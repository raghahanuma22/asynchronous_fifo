==> flow/design.v <==
module fifo_mem #(parameter DATA_WIDTH = 8, DEPTH = 72) (
    input logic wclk,rclk,w_en,r_en,full,empty,
    input logic [DATA_WIDTH-1:0] data_in,
    input logic [6:0] b_rptr,b_wptr,
    output logic [DATA_WIDTH-1:0] data_out
);
logic [DATA_WIDTH-1:0] mem [0:DEPTH-1];
always_ff @(posedge wclk) begin
    if(w_en && !full) begin
        mem[b_wptr] <= data_in;
    end
end
assign data_out = (r_en && ~empty)? mem[b_rptr]:mem[b_rptr-1];
endmodule
Reports on fifo_mem
Tool output for the design above, in the order of the flow.
Line numbers count from 1 in the design file above.
Operators: Yosys type, input widths -> output width; for muxes data width and select width s.
Cell names lack the library's common part.
A cell with - has no value.

inputs
  design top = fifo_mem
  clock input = wclk
  standard-cell library = sky130hd
  corner = tt_025C_1v80

Word level
Counts by Yosys on the flattened word-level netlist (proc, flatten, opt, wreduce; memories kept). Register bits leave out memories and registers merged into their read ports (data or address); mux counts leave out enables and synchronous resets folded into registers. Print and check cells are left out. Cells with the same type and inputs are merged into one.
Memory sizes are those after Yosys's memory passes, which may raise the word count (mostly to a power of two), join words into wider ones and drop unused or constant bits.

storage and ports
  word width x clocked read ports = 0
  bits in latches = 0
  ROM bits = 0
  register bits after elaboration = 0
  output and inout port bits = 8
  memory cells = 1
  input port bits = 28
  RAM bits = 576
  cells after elaboration = 10

memories
  name  depth  bits a word  rd ports  write ports  RTL line  text
  mem   72     8            2         1            7         logic [DATA_WIDTH-1:0] mem [0:DEPTH-1];

operators by class
  equality and inequality tests = 0
  divide/modulo/power cells = 0
  muxes and demuxes = 4
  reduce/logical cells = 3
  multipliers = 0
  order comparisons = 0
  shift operators = 0
  bitwise logic cells = 1
  add/sub/neg operators = 1

operators with widths
  cell                 number
  $mux 8               2
  $sub 7x1->7 const B  1
  $mux 7               1
  $logic_and 1x1->1    2
  $not 1->1            1
  $logic_not 1->1      1
  $mux 1               1

Logic depth
Depth = most cells in a row (Yosys ltp): at word level without a register or memory, in the mapped netlist without a sequential cell, where the memories' decode and read muxes count.

logic depth
  depth in word-level cells = 3
  ABC_AREA = 0
  mapped depth = 17
  mapped depth without buffers = 9

Synthesis result
Yosys stat after the flow's synthesis: flattened, memories mapped to cells. It holds for the ABC_AREA given above (unset counts as 0); a run with the other value may have another netlist.
The area totals of this step are shown rounded.

cell types
  type      number  total area (µm²)
  edfxtp_1  576     1.73E+04
  mux2i_1   350     3,503.36
  mux4_2    63      1.42E+03
  a211oi_1  70      525.504
  nor2_1    98      367.853
  buf_2     70      350.336
  nor2b_1   51      319.056
  nand2_1   79      296.534
  mux2_2    25      281.52
  a21oi_1   51      255.245
  a22oi_1   28      210.202
  o22ai_1   27      168.912
  buf_4     20      150.144
  a221oi_1  15      131.376
  o21ai_0   25      125.12
  a311oi_1  14      122.618
  clkbuf_1  31      116.362
  nor3_1    22      110.106

Not listed: further types 58, cells in them 215.

synthesis totals
  flip-flops = 576
  mapped area = 27,500 µm²
  buffers = 133
  sequential area = 17,300 µm²
  standard cells after synthesis = 1,830

Timing after synthesis
Source: OpenSTA report_checks on the synthesized netlist (no wires, ideal clock, input and output delay 20% of the period each), path of least setup slack; recovery checks are left aside. Register names are those of the netlist, which keeps one name where synthesis merged equal registers.

timing post-synthesis
  path kind = input port to output port
  start = input port b_rptr[0]
  end = output port data_out[0]
  time at the first pin = 1.116 ns
  external output delay = 1.116 ns
  input delay = 1.116 ns
  buffers on the path = 8
  setup slack = 0.164 ns
  stages = 16
  path delay = 3.184 ns
  clock period = 5.58 ns
  data required time = 4.464 ns
  arrival time = 4.300 ns
  period reached after synthesis = 5.416 ns

"path delay" is the arrival time less input delay plus setup time.
At an output port there is no setup time.
"stages": output pins that drive a net of the path, with the launching flip-flop's if there is one; two outputs of one cell count as two.
"period reached after synthesis" is the clock period less the worst setup slack; recovery checks do not enter. This is arithmetic on one report: input and output delays are still those of the set period (20% each).
The rows between start and end are the longest chain of elaborated cells between them; the timing report does not say that the signal goes this way. Where chains are equally long, one stands for them.
A line is the first line of the expression or statement that the cell stems from. Yosys adds cells for indexed reads and writes and turns some case tables into memories.
The chain passes a memory read, where the word-level depth is cut; so it can be longer than that depth.

on the way, post-synthesis
  path through = buf_2 inv_1 buf_2 buf_1 clkbuf_1 ha_1 buf_2 buf_2 buf_2 nand2_1 clkbuf_1 o22ai_1 nor3_1 o21ai_0 a31o_2 o21ai_1
  cells in the longest elaborated chain = 3
  elaborated cells between the ends (all ways) = 3
  RTL lines with such cells = 2
  classes of those cells = 1 x add/sub; 1 x mux; 1 x memory

RTL lines, path post-synthesis
  what          RTL line  text
  from (decl)   4         input logic [6:0] b_rptr,b_wptr,
  $sub 7x1->7   13        assign data_out = (r_en && ~empty)? mem[b_rptr]:mem[b_rptr-1];
  $mem_v2 72x8  7         logic [DATA_WIDTH-1:0] mem [0:DEPTH-1];
  $mux 8        13
  to (decl)     5         output logic [DATA_WIDTH-1:0] data_out

Worst path after layout
From the final timing report of record 1: the path of least setup slack in the routed layout; clock arrival at registers is part of the times.

timing post-layout
  path kind = input port to output port
  start = input port b_rptr[1]
  end = output port data_out[6]
  buffers on the path = 6
  external output delay = 0.74 ns
  clock period = 3.71 ns
  time at the first pin = 0.74 ns
  stages = 15
  input delay = 0.74 ns
  arrival time = 3.89 ns
  data required time = 2.97 ns
  setup slack = -0.93 ns

The rows between start and end are the longest chain of elaborated cells between them; the timing report does not say that the signal goes this way. Where chains are equally long, one stands for them.
The chain passes a memory read, where the word-level depth is cut; so it can be longer than that depth.

on the way, post-layout
  path through = buf_12 inv_4 ha_4 buf_12 buf_12 buf_4 buf_12 mux2i_1 nand2_1 o21ai_0 mux4_2 nand3_1 nand4_1 o311ai_2 buf_2
  cells in the longest elaborated chain = 3
  elaborated cells between the ends (all ways) = 3
  RTL lines with such cells = 2
  classes of those cells = 1 x add/sub; 1 x mux; 1 x memory

RTL lines, path post-layout
  what          RTL line  text
  from (decl)   4         input logic [6:0] b_rptr,b_wptr,
  $sub 7x1->7   13        assign data_out = (r_en && ~empty)? mem[b_rptr]:mem[b_rptr-1];
  $mem_v2 72x8  7         logic [DATA_WIDTH-1:0] mem [0:DEPTH-1];
  $mux 8        13
  to (decl)     5         output logic [DATA_WIDTH-1:0] data_out

Subject: flow runs of fifo_mem

Hi,

fifo_mem through Yosys and OpenROAD on sky130hd: 2 stored runs, unordered, with their settings and measured results. The constraints put input and output delay at 20% of the set period each and load the outputs with 0.01 pF.
"critical path time" means the part of the period allowed to the worst setup path (the constraints hold back 20% at inputs and 20% at outputs) less its slack; where the path has registers, the arrival times of their clocks count too.
The measured numbers are rounded.
A setting shown as n/a is not set for that run.
Results: n/a = not shown.

setting or result                          record 1                   record 2
period_ns                                  3.71                       4.16
CORE_UTILIZATION                           63                         63
PLACE_DENSITY                              0.87                       n/a
CELL_PAD_IN_SITES_DETAIL_PLACEMENT         0                          2
TNS_END_PERCENT                            60                         n/a
GPL_ROUTABILITY_DRIVEN                     1                          n/a
MIN_ROUTING_LAYER                          met1                       met1
CAP_MARGIN                                 20                         20
CORE_MARGIN                                2                          2
SLEW_MARGIN                                20                         20
SETUP_SLACK_MARGIN                         n/a                        0.23
PLACE_DENSITY_LB_ADDON                     n/a                        0.28
HOLD_SLACK_MARGIN                          n/a                        0.28
CELL_PAD_IN_SITES_GLOBAL_PLACEMENT         n/a                        2
GPL_TIMING_DRIVEN                          n/a                        1
CTS_CLUSTER_DIAMETER                       n/a                        307
MAX_ROUTING_LAYER                          n/a                        met4
worst setup slack after layout (ns)        -0.926                     n/a
critical path time (ns)                    3.15                       n/a
critical path kind                         input port to output port  n/a
post-layout utilization                    0.783                      n/a
Yosys chip area after synthesis (µm²)      27,500                     n/a
total die area (µm²)                       45,400                     n/a
worst hold slack in the final report (ns)  0.607                      n/a

Record 2: stopped before the end: placement reported DPL-0033

Regards
