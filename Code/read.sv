==> flow/design.v <==
module rptr_handler #(parameter WIDTH=8) (
  input rclk, r_en, rrst_n, 
  input logic [WIDTH:0] g_wptr_sync, 
  output logic[WIDTH:0] g_rptr, b_rptr, 
  output logic empty
);
  logic [WIDTH-1:0] b_rptr_next;
  logic[WIDTH-1:0] g_rptr_next;
  logic rempty;
  assign b_rptr_next = b_rptr+(r_en & !empty);
  assign g_rptr_next = (b_rptr_next>>1)^b_rptr_next;
  assign rempty=(g_wptr_sync == g_rptr_next);
  always_ff @(posedge rclk) begin
    if(rrst_n) begin
      g_rptr<=0;
      b_rptr<=0;
    end
    else begin
      g_rptr<=g_rptr_next;
      b_rptr<=b_rptr_next;
    end
  end
  always_ff @(posedge rclk) begin
    if(rrst_n) begin
      empty<=1;
    end
    else begin
      empty<=rempty;
    end
  end
endmodule 
**Reports on rptr_handler**

The steps from the RTL of rptr_handler to its reports follow in flow order.
Lines are those of the file above, counted from 1.
Operators carry their Yosys type and port widths (W data, S select, Z words).
Library cell names are shortened.
A cell with n/a has no value.

- Top module: rptr_handler
- Clock: rclk
- Standard-cell library: sky130hd
- Library corner: tt_025C_1v80

**Elaborated design**

Counts by Yosys on the flattened word-level netlist (proc, flatten, opt, wreduce; memories kept). Register bits leave out memories and registers merged into their read ports (data or address); mux counts leave out enables and synchronous resets folded into registers. Print and check cells are left out. Cells with the same type and inputs are merged into one.

- Register bits after elaboration: 18
- Output and inout bits: 19
- Elaborated cells: 9

- $add $sub $neg: 1
- Eq/ne operators: 1
- Bitwise logic cells: 2
- Reduce/logical cells: 1

Operators by type and width:

| cell | number |
|---|---|
| $eq A9 B8 Y1 | 1 |
| $xor A7 B8 Y8 | 1 |
| $add A8 B1 Y8 | 1 |
| $and A1 B1 Y1 | 1 |
| $logic_not A1 Y1 | 1 |

**Logic depth**

Yosys ltp: most cells in a row. Word level: on the elaborated netlist, between registers, memories and ports. Mapped: between sequential cells and ports; inverters and the memories' decode and read muxes count.

- Depth in word-level cells: 5
- ABC_AREA: 0
- Mapped depth: 9
- Depth with buffers taken out: 8

**Mapped cells and area**

Source: synth_stat.txt of the flow (Yosys; design flattened, memories mapped). It holds for the ABC_AREA given above (unset counts as 0); a run with the other value may have another netlist.

Cells by type:

| type | number |
|---|---|
| dfxtp_1 | 16 |
| xor2_1 | 12 |
| nor2_1 | 20 |
| xnor2_1 | 8 |
| buf_4 | 5 |
| nor2b_1 | 6 |
| xnor2_2 | 2 |
| nand2_1 | 8 |
| o2111ai_1 | 3 |
| ha_1 | 2 |
| nand3_1 | 5 |
| buf_6 | 2 |
| xnor3_1 | 1 |
| buf_2 | 4 |
| o41ai_2 | 1 |
| xor2_2 | 1 |
| a21boi_0 | 2 |
| a2bb2oi_2 | 1 |

Other cell types: 25; their cells: 33.

- Mapped cells: 132
- Mapped area: 1133.6 um2
- Mapped flip-flops: 16
- Buffer cells: 14

**Worst setup path after synthesis**

OpenSTA on the mapped netlist: ideal clock, no wires. The path of least setup slack (recovery checks aside). Input and output delay are each 20% of the period. Register names are those of the netlist, which keeps one name where synthesis merged equal registers.

- Kind: input -> register
- Start: input r_en
- End: register empty
- Clock period: 2.3 ns
- External input delay: 0.460 ns
- Library setup time: 0.096 ns
- Arrival time: 2.090 ns
- Data required time: 2.204 ns
- Path slack: 0.114 ns
- Path delay: 1.726 ns
- Stages on the path: 9
- Buffers on the path: 1
- Synthesis period reached: 2.186 ns

"path delay" = arrival - input delay + setup time.
"stages on the path": output pins that drive a net of the path, with the launching flip-flop's if there is one; two outputs of one cell count as two.
"synthesis period reached" is the clock period less the worst setup slack; recovery checks do not enter. This is arithmetic on one report: input and output delays are still those of the set period (20% each).
Between the ends stands the longest chain of elaborated cells between them, by number of cells; it is not shown to be the way that was timed. Of several equally long chains one is given.
Each line given opens the expression or statement behind the cell; cells for indexed reads and writes are added by Yosys, which also makes memories of some case tables.

- Path through: nor2b_1 -> ha_1 -> buf_2 -> xor2_1 -> xnor2_2 -> xnor2_1 -> a311oi_1 -> o2111ai_1 -> o41ai_2
- Cells in the longest elaborated chain: 4

Ends and longest elaborated chain, after synthesis:

| what | line | source |
|---|---|---|
| from (decl) | 2 | `input rclk, r_en, rrst_n,` |
| $and A1 B1 Y1 | 10 | `assign b_rptr_next = b_rptr+(r_en & !empty);` |
| $add A8 B1 Y8 | 10 |  |
| $xor A7 B8 Y8 | 11 | `assign g_rptr_next = (b_rptr_next>>1)^b_rptr_next;` |
| $eq A9 B8 Y1 | 12 | `assign rempty=(g_wptr_sync == g_rptr_next);` |
| to (assign) | 25 | `empty<=1;` |
| to (assign) | 28 | `empty<=rempty;` |
| to (decl) | 5 | `output logic empty` |

**Worst path after layout**

Path of least setup slack in the final report of run 1 (OpenROAD, finished layout, wires in). Where an end is a register, its clock arrival counts in the times.

- Kind: input -> register
- Start: input r_en
- End: register empty
- Clock period: 2.77 ns
- External input delay: 0.55 ns
- Library setup time: 0.09 ns
- Arrival time: 2.80 ns
- Data required time: 2.97 ns
- Path slack: 0.16 ns
- Stages on the path: 10
- Buffers on the path: 2

Between the ends stands the longest chain of elaborated cells between them, by number of cells; it is not shown to be the way that was timed. Of several equally long chains one is given.

- Path through: clkdlybuf4s50_1 -> nor2b_1 -> ha_1 -> buf_4 -> xor2_1 -> xnor2_2 -> xnor2_1 -> a311oi_1 -> o2111ai_1 -> o41ai_2
- Cells in the longest elaborated chain: 4

Ends and longest elaborated chain, after layout:

| what | line | source |
|---|---|---|
| from (decl) | 2 | `input rclk, r_en, rrst_n,` |
| $and A1 B1 Y1 | 10 | `assign b_rptr_next = b_rptr+(r_en & !empty);` |
| $add A8 B1 Y8 | 10 |  |
| $xor A7 B8 Y8 | 11 | `assign g_rptr_next = (b_rptr_next>>1)^b_rptr_next;` |
| $eq A9 B8 Y1 | 12 | `assign rempty=(g_wptr_sync == g_rptr_next);` |
| to (assign) | 25 | `empty<=1;` |
| to (assign) | 28 | `empty<=rempty;` |
| to (decl) | 5 | `output logic empty` |

Wiki page: rptr_handler / flow data

Measured results for rptr_handler: 2 stored runs of the Yosys and OpenROAD flow on sky130hd. The settings differ; the order carries no meaning. The constraints put input and output delay at 20% of the set period each and load the outputs with 0.01 pF.
By "clock period achieved" is meant the clock period of the run minus its worst setup slack. This is arithmetic on one report: input and output delays are still those of the set period (20% each).
"worst setup path time" means the part of the period allowed to the worst setup path (the constraints hold back 20% at inputs and 20% at outputs) less its slack; where the path has registers, the arrival times of their clocks count too.
"power consumption" rests on the timing tool's default activity at the inputs, not on a simulated workload.
Settings: - = not set for that run.
A result given as - is not shown for that run.

| name | run 1 | run 2 |
|---|---|---|
| period_ns | 2.77 | 2.03 |
| CORE_UTILIZATION | 35 | 39 |
| SETUP_SLACK_MARGIN | -0.16 | 0.34 |
| PLACE_DENSITY_LB_ADDON | 0.29 | 0.03 |
| TNS_END_PERCENT | 40 | - |
| GPL_ROUTABILITY_DRIVEN | 0 | - |
| CTS_CLUSTER_SIZE | 94 | 99 |
| CTS_CLUSTER_DIAMETER | 37 | 115 |
| MAX_ROUTING_LAYER | met4 | - |
| CAP_MARGIN | 20 | 10 |
| CORE_MARGIN | 2 | 2 |
| SLEW_MARGIN | 20 | 20 |
| HOLD_SLACK_MARGIN | - | -0.03 |
| CELL_PAD_IN_SITES_DETAIL_PLACEMENT | - | 2 |
| ABC_AREA | - | 0 |
| GPL_TIMING_DRIVEN | - | 1 |
| netlist area reported by Yosys (um2) | 1133.6 | - |
| area of the die (um2) | 3710.0 | - |
| standard-cell area after layout (um2) | 1492.7 | - |
| utilization of the finished layout (%) | 48.5 | - |
| smallest setup slack (ns) | 0.165 | - |
| total negative setup slack (ns) | 0.000 | - |
| post-route worst hold slack (ns) | 0.633 | - |
| power consumption (mW) | 0.4732 | - |
| clock period achieved (ns) | 2.605 | - |
| worst setup path time (ns) | 2.05 | - |
| kind of the worst setup path | input -> register | - |

Run 2: not finished: clock tree synthesis ended with error DPL-0033
